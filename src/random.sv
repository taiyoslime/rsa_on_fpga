==> flow/design.v <==
module random #(
    parameter mbit = 63
)
(
    input logic clk,
    input logic rst,
    input logic [mbit:0] seed,
    output logic [mbit:0] randn
);
    initial begin
        randn = 0;
    end
    always @(posedge clk or negedge rst) begin
        if (!rst)
        begin
            randn <= 0;
        end
        else
        begin
            if (mbit == 31) begin
                randn <= xorshift32(seed);
            end
            else if (mbit == 63) begin
                randn <= xorshift64(seed);
            end
            else begin
                randn <= xorshift64(seed);
            end
        end
    end
    function logic [mbit:0] xorshift32(input logic [mbit:0] seed);
        if (seed == 0) begin
            seed = seed + 1;
        end
        xorshift32 = seed;
        xorshift32 = xorshift32 ^ (xorshift32 << 13);
        xorshift32 = xorshift32 ^ (xorshift32 >> 17);
        xorshift32 = xorshift32 ^ (xorshift32 << 5);
    endfunction
    function logic [mbit:0] xorshift64(input logic [mbit:0] seed);
        if (seed == 0) begin
            seed = seed + 1;
        end
        xorshift64 = seed;
        xorshift64 = xorshift64 ^ (xorshift64 << 13);
        xorshift64 = xorshift64 ^ (xorshift64 >> 7);
        xorshift64 = xorshift64 ^ (xorshift64 << 17);
    endfunction
endmodule
# Reports on random
# Tool output for the design above, in the order of the flow.
# Lines are those of the file above, counted from 1.
# Library cell names are shortened.
# The mark - stands for no value.
[setup]
design = "random"
clock_port = "clk"
cell_library = "sky130hd"
corner = "tt_025C_1v80"

# Word-level counts
# Yosys after proc, flatten, opt, wreduce and memory -nomap, before mapping. Enables and synchronous resets that opt folds into registers are not counted as muxes. Memory bits, and registers merged into a memory's read port (data or address), are not among the register bits. Print and check cells are not counted. Equal cells are merged and count once.
[word_totals]
output_inout_bits = 64
wordCells = 7
in_bits = 66
regBits = 64
[classes]
n_logic = 3
n_mux = 1
add_sub_neg = 1
reduce_logical = 1
[op_table]
columns = ["cell", "n"]
rows = [
  ["64-bit bitwise XOR", 2],
  ["64-bit by 1-bit adder with 64-bit output with constant B", 1],
  ["64-bit by 57-bit bitwise XOR with 64-bit output", 1],
  ["64-bit logical NOT", 1],
  ["64-bit two-way mux", 1],
]

# Depth
# Longest topological path by Yosys (ltp), each cell counted once; first at word level (registers and memories cut), then after technology mapping (sequential cells cut; the memories' decode and read muxes count).
[depth]
depth_word = 5
ABC_AREA = 0
mapped_depth = 7
ltp_nobuf = 7

# Netlist
# Source: synth_stat.txt of the flow (Yosys; design flattened, memories mapped). It holds for the ABC_AREA given above (unset counts as 0); a run with the other value may have another netlist.
# The area totals of this step are shown rounded.
[mapped]
yosys_area_um2 = 3500
n_buf = 6
stdcells = 276
ffs = 64
[types]
columns = ["type", "n"]
rows = [
  ["dfrtp_1", 64],
  ["xnor2_1", 131],
  ["xor2_1", 42],
  ["xnor3_1", 4],
  ["nor4_1", 14],
  ["ha_1", 2],
  ["nand4_1", 4],
  ["nor4_4", 1],
  ["mux2i_2", 1],
  ["buf_6", 1],
  ["clkbuf_1", 3],
  ["a21oi_2", 1],
  ["nor4b_1", 1],
  ["buf_4", 1],
  ["inv_1", 2],
  ["nor2_1", 2],
  ["buf_2", 1],
  ["nor3_1", 1],
]

# Worst setup path after synthesis
# Path of least setup slack by OpenSTA after synthesis, without wires, with an ideal clock, recovery checks aside; 20% of the period is set as input and as output delay. Where synthesis merged equal registers, the netlist keeps one of their names.
[synth_path]
path_kind = "input port to flip-flop"
start = "input port seed[33]"
end = "register randn[14]"
path_delay_ns = 1.677
n_path_buf = 1
t_required_ns = 2.361
path_slack_ns = 0.323
launch_ns = 0.500
arrival_ns = 2.038
period_ns = 2.5
path_stages = 6
synth_period_reached_ns = 2.177
# "path_delay_ns" is the arrival time less input delay plus setup time.
# "path_stages": output pins that drive a net of the path, with the launching flip-flop's if there is one; two outputs of one cell count as two.
# "synth_period_reached_ns" = period - worst setup slack (recovery checks aside). The figure is calculated, with input and output delays left at 20% of the set period.
# Between the ends stands the longest chain of elaborated cells between them, by number of cells; it is not shown to be the way that was timed. Of several equally long chains one is given.
# Each line given opens the expression or statement behind the cell; cells for indexed reads and writes are added by Yosys, which also makes memories of some case tables.
# A register here has more assigning lines than the two given.
[synth_via]
path_cell_list = "buf_2 > nor4_1 > nand4_1 > nor4_4 > mux2i_2 > xnor2_1"
elab_chain_cells = 5
cells_between = 5
lines_between = 4
[synth_lines]
columns = ["element", "line", "source"]
rows = [
  ["from (decl)", 7, "input logic [mbit:0] seed,"],
  ["64-bit logical NOT", 41, "if (seed == 0) begin"],
  ["64-bit two-way mux", 41, ""],
  ["64-bit bitwise XOR", 45, "xorshift64 = xorshift64 ^ (xorshift64 << 13);"],
  ["64-bit by 57-bit bitwise XOR with 64-bit output", 46, "xorshift64 = xorshift64 ^ (xorshift64 >> 7);"],
  ["64-bit bitwise XOR", 47, "xorshift64 = xorshift64 ^ (xorshift64 << 17);"],
  ["to (assign)", 24, "randn <= xorshift64(seed);"],
  ["to (assign)", 27, "randn <= xorshift64(seed);"],
  ["to (decl)", 8, "output logic [mbit:0] randn"],
]

# Path in the finished layout
# Path of least setup slack in the final report of entry B (OpenROAD, finished layout, wires in). Where an end is a register, its clock arrival counts in the times.
[layout_path]
path_kind = "input port to flip-flop"
start = "input port seed[0]"
end = "register randn[14]"
n_path_buf = 4
period_ns = 2.57
t_required_ns = 2.81
arrival_ns = 2.62
launch_ns = 0.51
path_slack_ns = 0.19
path_stages = 11
# Between the ends stands the longest chain of elaborated cells between them, by number of cells; it is not shown to be the way that was timed. Of several equally long chains one is given.
# A register here has more assigning lines than the two given.
[layout_via]
path_cell_list = "clkdlybuf4s50_1 > inv_1 > ha_1 > nor4b_1 > buf_4 > nand4_1 > nor4_4 > buf_4 > mux2i_2 > buf_4 > xnor2_1"
elab_chain_cells = 5
cells_between = 6
lines_between = 5
[layout_lines]
columns = ["element", "line", "source"]
rows = [
  ["from (decl)", 7, "input logic [mbit:0] seed,"],
  ["64-bit by 1-bit adder with 64-bit output", 42, "seed = seed + 1;"],
  ["64-bit two-way mux", 41, "if (seed == 0) begin"],
  ["64-bit bitwise XOR", 45, "xorshift64 = xorshift64 ^ (xorshift64 << 13);"],
  ["64-bit by 57-bit bitwise XOR with 64-bit output", 46, "xorshift64 = xorshift64 ^ (xorshift64 >> 7);"],
  ["64-bit bitwise XOR", 47, "xorshift64 = xorshift64 ^ (xorshift64 << 17);"],
  ["to (assign)", 24, "randn <= xorshift64(seed);"],
  ["to (assign)", 27, "randn <= xorshift64(seed);"],
  ["to (decl)", 8, "output logic [mbit:0] randn"],
]

# Flow runs of random

Stored flow runs of random (2 of them; Yosys, OpenROAD, sky130hd). They differ in their settings and are not a sequence. Constraints: input delay and output delay 20% of the set period each, output load 0.01 pF.
"worst_setup_path_time_ns" means the part of the period allowed to the worst setup path (the constraints hold back 20% at inputs and 20% at outputs) less its slack; where the path has registers, the arrival times of their clocks count too.
"fin_power_mw" is the tool's figure for a default switching activity; nothing was simulated.
Measured values are rounded.

# entry A
==> flow/run.sh <==
#!/bin/bash
# the make line also repeats the synthesis and layout settings of config.mk as NAME=value (left out here)
make -C /OpenROAD-flow-scripts/flow DESIGN_CONFIG=/design/flow/config.mk WORK_HOME=/design/flow/orfs CLKGATE_MAP_FILE= finish
==> flow/config.mk <==
export PLATFORM = sky130hd
export DESIGN_NAME = random
export DESIGN_NICKNAME = random
export VERILOG_FILES = /design/flow/design.v
export SDC_FILE = /design/flow/constraint.sdc
export NUM_CORES = 4
export LEC_CHECK = 0
export CAP_MARGIN = 20
export CORE_MARGIN = 2
export CORE_UTILIZATION = 63
export CTS_CLUSTER_SIZE = 85
export GPL_TIMING_DRIVEN = 0
export MAX_ROUTING_LAYER = met5
export PLACE_DENSITY_LB_ADDON = 0.1
export SETUP_SLACK_MARGIN = 0.1
export SLEW_MARGIN = 20
export TNS_END_PERCENT = 80
==> flow/constraint.sdc <==
create_clock -name core_clock -period 1.64 [get_ports {clk}]
set_input_delay 0.3280 -clock core_clock [delete_from_list [all_inputs] [get_ports {clk}]]
set_output_delay 0.3280 -clock core_clock [all_outputs]
set_load 0.01 [all_outputs]

==> entry A: results <==
outcome="did not finish, placement stopped with FLW-0024"

# entry B
==> flow/run.sh <==
#!/bin/bash
# the make line also repeats the synthesis and layout settings of config.mk as NAME=value (left out here)
make -C /OpenROAD-flow-scripts/flow DESIGN_CONFIG=/design/flow/config.mk WORK_HOME=/design/flow/orfs CLKGATE_MAP_FILE= finish
==> flow/config.mk <==
export PLATFORM = sky130hd
export DESIGN_NAME = random
export DESIGN_NICKNAME = random
export VERILOG_FILES = /design/flow/design.v
export SDC_FILE = /design/flow/constraint.sdc
export NUM_CORES = 4
export LEC_CHECK = 0
export CAP_MARGIN = 20
export CORE_MARGIN = 2
export CORE_UTILIZATION = 16
export SLEW_MARGIN = 20
==> flow/constraint.sdc <==
create_clock -name core_clock -period 2.57 [get_ports {clk}]
set_input_delay 0.5140 -clock core_clock [delete_from_list [all_inputs] [get_ports {clk}]]
set_output_delay 0.5140 -clock core_clock [all_outputs]
set_load 0.01 [all_outputs]

==> entry B: results <==
yosys.chip_area_um2=3500
total_die_area_um2=23000
final_cell_area_um2=5900
fin_util_pct=28
timing.setup.ws_ns=0.19
fin_power_mw=4.3
worst_setup_path_time_ns=1.86
worstPathKind="input port to flip-flop"
